==> flow/design.v <==
`timescale 1ns/1ns
module sort4 # (
    parameter FIX_POINT_WIDTH = 16,
    parameter DATA_NUM = 1 
) (
    input clk,
    input rst,
    input sort_en,
    output  sort_finish,
    input [FIX_POINT_WIDTH-1:0] in1,
    input [FIX_POINT_WIDTH-1:0] in2,
    input [FIX_POINT_WIDTH-1:0] in3,
    input [FIX_POINT_WIDTH-1:0] in4,
    output  [FIX_POINT_WIDTH-1:0] out_small1,
    output  [FIX_POINT_WIDTH-1:0] out_small2,
    output  [FIX_POINT_WIDTH-1:0] out_large1,
    output  [FIX_POINT_WIDTH-1:0] out_large2
);
    reg  [2:0] cnt;
    reg  [FIX_POINT_WIDTH-1:0] num1;
    reg  [FIX_POINT_WIDTH-1:0] num2;
    reg  [FIX_POINT_WIDTH-1:0] num3;
    reg  [FIX_POINT_WIDTH-1:0] num4;
    always @(posedge clk) begin
        if (rst) cnt <= 0;
        else if (sort_en && cnt < 'd6) cnt <= cnt + 1;
        else cnt <= 0;
    end
    assign sort_finish = (cnt == 6) ? 1 : 0;
    always @(posedge clk) begin
        if (rst) begin
            num1 <= 0;
            num2 <= 0;
            num3 <= 0;
            num4 <= 0;
        end
        else if (sort_en && cnt == 0) begin
            num1 <= in1;
            num2 <= in2;
            num3 <= in3;
            num4 <= in4;
        end
        else if (cnt == 1) begin
            if (num1 > num2) begin
                num1 <= num2;
                num2 <= num1;
                num3 <= num3;
                num4 <= num4; 
            end
            else begin
                num1 <= num1;
                num2 <= num2;
                num3 <= num3;
                num4 <= num4;
            end
        end
        else if (cnt == 2) begin
            if (num3 > num4) begin
                num1 <= num1;
                num2 <= num2;
                num3 <= num4;
                num4 <= num3;
            end
            else begin
                num1 <= num1;
                num2 <= num2;
                num3 <= num3;
                num4 <= num4;
            end
        end
        else if (cnt == 3) begin
            if (num2 > num3) begin
                num1 <= num1;
                num2 <= num3;
                num3 <= num2;
                num4 <= num4;
            end
            else begin
                num1 <= num1;
                num2 <= num2;
                num3 <= num3;
                num4 <= num4;
            end
        end
        else if (cnt == 4) begin
            if (num3 > num4) begin
                num1 <= num1;
                num2 <= num2;
                num3 <= num4;
                num4 <= num3;
            end
            else begin  
                num1 <= num1;
                num2 <= num2;
                num3 <= num3;
                num4 <= num4;
            end
        end
        else if (cnt == 5) begin
            if (num1 > num2) begin
                num1 <= num2;
                num2 <= num1;
                num3 <= num3;
                num4 <= num4;
            end
            else begin
                num1 <= num1;
                num2 <= num2;
                num3 <= num3;
                num4 <= num4;
            end
        end
        else if (cnt == 6) begin
            if (num2 > num3) begin
                num1 <= num1;
                num2 <= num3;
                num3 <= num2;
                num4 <= num4;
            end
            else begin
                num1 <= num1;
                num2 <= num2;
                num3 <= num3;
                num4 <= num4;
            end
        end
        else begin
            num1 <= num1;
            num2 <= num2;
            num3 <= num3;
            num4 <= num4;
        end
    end
    assign out_small1 = num1;
    assign out_small2 = num2;
    assign out_large1 = num3;
    assign out_large2 = num4;
endmodule
`timescale 1ns/1ns
module sort_pe # (
    parameter FIX_POINT_WIDTH = 16,
    parameter DATA_NUM = 1 
)(
	input clk,
	input rst,
    input write_enable,    
    input sort_en,
    input send_left,
    input send_right,
    input receive_left,
    input receive_right,
    input [FIX_POINT_WIDTH-1:0] write_data1,
    input [FIX_POINT_WIDTH-1:0] write_data2,
    input [FIX_POINT_WIDTH-1:0] in_right1,
    input [FIX_POINT_WIDTH-1:0] in_right2,
    output  [FIX_POINT_WIDTH-1:0] out_right1,
    output  [FIX_POINT_WIDTH-1:0] out_right2,
    input [FIX_POINT_WIDTH-1:0] in_left1,
    input [FIX_POINT_WIDTH-1:0] in_left2,
    output  [FIX_POINT_WIDTH-1:0] out_left1,
    output  [FIX_POINT_WIDTH-1:0] out_left2,
    output [2*FIX_POINT_WIDTH-1:0] out
);
    reg [FIX_POINT_WIDTH-1:0] num1;
    reg [FIX_POINT_WIDTH-1:0] num2;
    wire [FIX_POINT_WIDTH-1:0] small1;
    wire [FIX_POINT_WIDTH-1:0] small2;
    wire sort_finish;
    always @(posedge clk) begin
        if (rst) begin
            num1 <= 0;
            num2 <= 0;
        end
        else if (write_enable) begin   
            num1 <= write_data1;
            num2 <= write_data2;
        end
        else if (receive_left) begin  
            num1 <= (in_left1 === {FIX_POINT_WIDTH{1'bZ}}) ? num1 : in_left1;
            num2 <= (in_left2 === {FIX_POINT_WIDTH{1'bZ}}) ? num2 : in_left2;
        end
        else if (sort_finish) begin
            num1 <= small1;
            num2 <= small2;
        end
        else begin
            num1 <= num1;
            num2 <= num2;
        end
    end
    assign out_left1 = num1;
    assign out_left2 = num2;
    reg [FIX_POINT_WIDTH-1:0] in3;
    reg [FIX_POINT_WIDTH-1:0] in4;
    wire [FIX_POINT_WIDTH-1:0] out_large1;
    wire [FIX_POINT_WIDTH-1:0] out_large2;
    assign out_right1 = (send_right) ? out_large1 : 0;
    assign out_right2 = (send_right) ? out_large2 : 0;
    always @(posedge clk) begin
        if (rst) begin
            in3 <= 0;
            in4 <= 0;
        end
        else if (receive_right) begin
            in3 <= in_right1;
            in4 <= in_right2;
        end
        else begin
            in3 <= 0;
            in4 <= 0;
        end
    end
    sort4 #(
        .FIX_POINT_WIDTH(FIX_POINT_WIDTH),
        .DATA_NUM(DATA_NUM)
    ) u_sort4(
        .clk(clk),
        .rst(rst),
        .sort_en(sort_en),
        .sort_finish(sort_finish),
        .in1(num1),
        .in2(num2),
        .in3(in3),
        .in4(in4),
        .out_small1(small1),
        .out_small2(small2),
        .out_large1(out_large1),
        .out_large2(out_large2)
    );
    assign out = {num2,num1};
endmodule
Step by step through the tools: sort_pe

The steps from the RTL of sort_pe to its reports follow in flow order.
Line numbers count from 1 in the design file above.
Library cell names are shortened.
Not given: --

Top: sort_pe
Clock: clk
Standard-cell library: sky130hd
Library corner: tt_025C_1v80

Word-level counts

Source: Yosys, flattened and elaborated, memories not mapped. Widths are those after wreduce. Registers that Yosys merges into a memory's read port (data or address) are not register bits. Print and check cells do not count. Equal cells are merged and count once.

Word-level cells: 91
Register bits: 131
Output and inout bits: 96

Multiplexer cells: 42
Reduce/logical cells: 16
Bitwise logic cells: 2
Equality and inequality tests: 17
Order comparisons: 4
$add $sub $neg: 1

Operators with widths:

| operator                                                                 | count |
| 16-bit two-way mux                                                       | 41 |
| 16-bit greater-than comparator                                           | 3 |
| 16-bit case equality test (second input constant)                        | 2 |
| 3-bit by 1-bit inequality test with 1-bit output (second input constant) | 4 |
| 5-bit nonzero test                                                       | 2 |
| 3-bit equality test (second input constant)                              | 3 |
| 3-bit AND reduction                                                      | 3 |
| 3-bit nonzero test                                                       | 3 |
| 3-bit by 2-bit equality test with 1-bit output (second input constant)   | 2 |
| 3-bit inequality test (second input constant)                            | 2 |
| 5-bit by 1-bit inequality test with 1-bit output (second input constant) | 1 |
| 2-bit AND reduction                                                      | 2 |
| 2-bit OR reduction                                                       | 2 |
| 4-bit by 1-bit inequality test with 1-bit output (second input constant) | 1 |
| 4-bit AND reduction                                                      | 1 |
| 3-bit by 1-bit adder with 3-bit output (second input constant)           | 1 |
| 3-bit by 1-bit equality test with 1-bit output (second input constant)   | 1 |
| 3-bit less-than comparator (second input constant)                       | 1 |
| 3-bit logical NOT                                                        | 1 |
| 1-bit logical AND                                                        | 2 |
| 1-bit NOT                                                                | 2 |
| 2-bit by 1-bit inequality test with 1-bit output (second input constant) | 1 |
| 1-bit two-way mux                                                        | 1 |

Depth

Depth = most cells in a row (Yosys ltp): at word level without a register or memory, in the mapped netlist without a sequential cell, where the memories' decode and read muxes count.

Word-level depth: 9
ABC_AREA: 1
Gate-level depth with buffers: 17
Depth with buffers taken out: 16

Synthesis result

Yosys stat after the flow's synthesis: flattened, memories mapped to cells. It holds for the ABC_AREA given above (unset counts as 0); a run with the other value may have another netlist.
Totals and module areas in this step are rounded.

Cells by type:

| cell     | count | area in all (µm²) |
| dfxtp_1  | 131   | 2.62E+03 |
| nand2_1  | 283   | 1.06E+03 |
| nand3_1  | 181   | 905.869 |
| ha_1     | 53    | 663.136 |
| inv_1    | 147   | 551.779 |
| o21ai_0  | 110   | 550.528 |
| a21oi_1  | 84    | 420.403 |
| nor2_1   | 82    | 307.795 |
| buf_4    | 34    | 255.245 |
| clkbuf_1 | 55    | 206.448 |
| a31oi_1  | 32    | 200.192 |
| o211ai_1 | 17    | 127.622 |
| a22oi_1  | 16    | 120.115 |
| o21ai_1  | 13    | 65.062 |
| buf_2    | 11    | 55.053 |
| buf_6    | 4     | 45.043 |
| nand4_1  | 4     | 25.024 |
| buf_1    | 6     | 22.522 |

Other cell types: 17; their cells: 24.

Mapped area: 8,370 µm²
Flip-flops: 131
Buffers: 110
Cell count: 1,287

Path before layout

Path of least setup slack by OpenSTA after synthesis, without wires, with an ideal clock, recovery checks aside; 20% of the period is set as input and as output delay. Where synthesis merged equal registers, the netlist keeps one of their names.

Path type: register to register
Start point: register u_sort4.num4[15]
End point: register u_sort4.num4[10]
Arrival: 1.879 ns
Path slack: 1.179 ns
Delay of the path: 2.011 ns
Launch time at the first pin: 0.000 ns
Driving pins on the path: 15
Clock period: 3.19 ns
Synthesis period reached: 2.011 ns

"delay of the path" is the arrival time less input delay plus setup time.
"driving pins on the path": output pins that drive a net of the path, with the launching flip-flop's if there is one; two outputs of one cell count as two.
"synthesis period reached" is the clock period less the worst setup slack; recovery checks do not enter. This is arithmetic on one report: input and output delays are still those of the set period (20% each).
Between the ends stands the longest chain of elaborated cells between them, by number of cells; it is not shown to be the way that was timed. Of several equally long chains one is given.
Each line given opens the expression or statement behind the cell; cells for indexed reads and writes are added by Yosys, which also makes memories of some case tables.
At most two assigning lines are given for a register; there are more.

Cells stage by stage: dfxtp_1 -> inv_1 -> ha_1 -> nand2_1 -> nor2_1 -> nand3_1 -> nor2_1 -> nand2_1 -> nand3_2 -> nand2_4 -> o21ai_4 -> nand2_2 -> buf_6 -> nand2_1 -> a21oi_1
Length of the longest elaborated chain: 7
Elaborated cells on any way between the ends: 7
Classes of those cells: 1 x compare; 6 x mux

RTL lines, path after synthesis:

| element                        | RTL line | text |
| from (decl)                    | 23       | `reg  [FIX_POINT_WIDTH-1:0] num4;` |
| from (assign)                  | 41       | `num4 <= in4;` |
| from (assign)                  | 48       | `num4 <= num4;` |
| 16-bit greater-than comparator | 86       | `if (num3 > num4) begin` |
| 16-bit two-way mux             | 86       |  |
| 16-bit two-way mux             | 85       | `else if (cnt == 4) begin` |
| 16-bit two-way mux             | 71       | `else if (cnt == 3) begin` |
| 16-bit two-way mux             | 57       | `else if (cnt == 2) begin` |
| 16-bit two-way mux             | 43       | `else if (cnt == 1) begin` |
| 16-bit two-way mux             | 37       | `else if (sort_en && cnt == 0) begin` |
| to (assign)                    | 41       |  |
| to (assign)                    | 48       |  |
| to (decl)                      | 23       |  |

Timing after layout

From the final timing report of run 1: the path of least setup slack in the routed layout; clock arrival at registers is part of the times.

Path type: register to register
Start point: register u_sort4.num4[14]
End point: register u_sort4.num4[10]
Arrival: 2.45 ns
Launch time at the first pin: 0.43 ns
Clock period: 1.7 ns
Path slack: -0.40 ns
Driving pins on the path: 15

Between the ends stands the longest chain of elaborated cells between them, by number of cells; it is not shown to be the way that was timed. Of several equally long chains one is given.
At most two assigning lines are given for a register; there are more.

Cells stage by stage: dfxtp_2 -> inv_2 -> ha_4 -> nand2_4 -> nor2_4 -> nand3_4 -> nor2_2 -> nand2_2 -> nand3_4 -> nand2_4 -> o21ai_4 -> buf_12 -> buf_12 -> nand3_1 -> a21oi_1
Length of the longest elaborated chain: 7
Elaborated cells on any way between the ends: 7
Classes of those cells: 1 x compare; 6 x mux

RTL lines, path post-layout:

| element                        | RTL line | text |
| from (decl)                    | 23       | `reg  [FIX_POINT_WIDTH-1:0] num4;` |
| from (assign)                  | 41       | `num4 <= in4;` |
| from (assign)                  | 48       | `num4 <= num4;` |
| 16-bit greater-than comparator | 86       | `if (num3 > num4) begin` |
| 16-bit two-way mux             | 86       |  |
| 16-bit two-way mux             | 85       | `else if (cnt == 4) begin` |
| 16-bit two-way mux             | 71       | `else if (cnt == 3) begin` |
| 16-bit two-way mux             | 57       | `else if (cnt == 2) begin` |
| 16-bit two-way mux             | 43       | `else if (cnt == 1) begin` |
| 16-bit two-way mux             | 37       | `else if (sort_en && cnt == 0) begin` |
| to (assign)                    | 41       |  |
| to (assign)                    | 48       |  |
| to (decl)                      | 23       |  |

Data sheet: physical implementation of sort_pe

Below are 2 stored runs of the flow (Yosys, OpenROAD; platform sky130hd) on sort_pe, each with its settings and what was measured, unordered. Constraints: input delay and output delay 20% of the set period each, output load 0.01 pF.
"clock period achieved" = clock period - worst setup slack. The figure is calculated, with input and output delays left at 20% of the set period.
"critical path time" is the time allowed to the run's worst setup path (the clock period less input and output delay, where it has them) less its slack. Clock arrival times count: a late capture clock shortens it, a late launch clock lengthens it.
"total power of the final layout": no workload was simulated; the value follows from the tool's default switching activity.
Results are given in rounded form.

## Run 1

==> flow/run.sh <==
#!/bin/bash
# the make line also repeats the synthesis and layout settings of config.mk as NAME=value (left out here)
make -C /OpenROAD-flow-scripts/flow DESIGN_CONFIG=/design/flow/config.mk WORK_HOME=/design/flow/orfs CLKGATE_MAP_FILE= finish
==> flow/config.mk <==
export PLATFORM = sky130hd
export DESIGN_NAME = sort_pe
export DESIGN_NICKNAME = sort_pe
export VERILOG_FILES = /design/flow/design.v
export SDC_FILE = /design/flow/constraint.sdc
export NUM_CORES = 4
export LEC_CHECK = 0
export ABC_AREA = 1
export CAP_MARGIN = 20
export CORE_MARGIN = 2
export CORE_UTILIZATION = 49
export CTS_CLUSTER_SIZE = 69
export GPL_TIMING_DRIVEN = 1
export PLACE_DENSITY_LB_ADDON = 0.05
export SETUP_SLACK_MARGIN = 0.11
export SLEW_MARGIN = 20
export TNS_END_PERCENT = 20
==> flow/constraint.sdc <==
create_clock -name core_clock -period 1.7 [get_ports {clk}]
set_input_delay 0.3400 -clock core_clock [delete_from_list [all_inputs] [get_ports {clk}]]
set_output_delay 0.3400 -clock core_clock [all_outputs]
set_load 0.01 [all_outputs]

| result of run 1 | value |
|---|---|
| synthesized cell area | 8,370 µm² |
| die size | 18,100 µm² |
| std-cell area (final layout) | 13,200 µm² |
| final design utilization | 0.796 |
| setup slack of the worst path | -0.400 ns |
| final setup TNS | -21.1 ns |
| worst hold slack in the final report | 0.363 ns |
| total power of the final layout | 12.4 mW |
| clock period achieved | 2.100 ns |
| critical path time | 2.10 ns |
| worst setup path kind | register to register |

## Run 2

==> flow/run.sh <==
#!/bin/bash
# the make line also repeats the synthesis and layout settings of config.mk as NAME=value (left out here)
make -C /OpenROAD-flow-scripts/flow DESIGN_CONFIG=/design/flow/config.mk WORK_HOME=/design/flow/orfs CLKGATE_MAP_FILE= finish
==> flow/config.mk <==
export PLATFORM = sky130hd
export DESIGN_NAME = sort_pe
export DESIGN_NICKNAME = sort_pe
export VERILOG_FILES = /design/flow/design.v
export SDC_FILE = /design/flow/constraint.sdc
export NUM_CORES = 4
export LEC_CHECK = 0
export CAP_MARGIN = 40
export CELL_PAD_IN_SITES_GLOBAL_PLACEMENT = 1
export CORE_ASPECT_RATIO = 1.11
export CORE_MARGIN = 4
export CORE_UTILIZATION = 48
export CTS_CLUSTER_DIAMETER = 152
export CTS_CLUSTER_SIZE = 11
export GPL_ROUTABILITY_DRIVEN = 0
export GPL_TIMING_DRIVEN = 1
export MAX_ROUTING_LAYER = met5
export MIN_ROUTING_LAYER = met1
export PLACE_DENSITY = 0.47
export SETUP_SLACK_MARGIN = 0.21
export SLEW_MARGIN = 20
==> flow/constraint.sdc <==
create_clock -name core_clock -period 2.87 [get_ports {clk}]
set_input_delay 0.5740 -clock core_clock [delete_from_list [all_inputs] [get_ports {clk}]]
set_output_delay 0.5740 -clock core_clock [all_outputs]
set_load 0.01 [all_outputs]

| result of run 2 | value |
|---|---|
| synthesized cell area | 7,910 µm² |
| die size | 18,600 µm² |
| std-cell area (final layout) | 11,200 µm² |
| final design utilization | 0.692 |
| setup slack of the worst path | 0.270 ns |
| final setup TNS | 0.000 ns |
| worst hold slack in the final report | 0.459 ns |
| total power of the final layout | 5.97 mW |
| clock period achieved | 2.600 ns |
| critical path time | 2.60 ns |
| worst setup path kind | register to register |
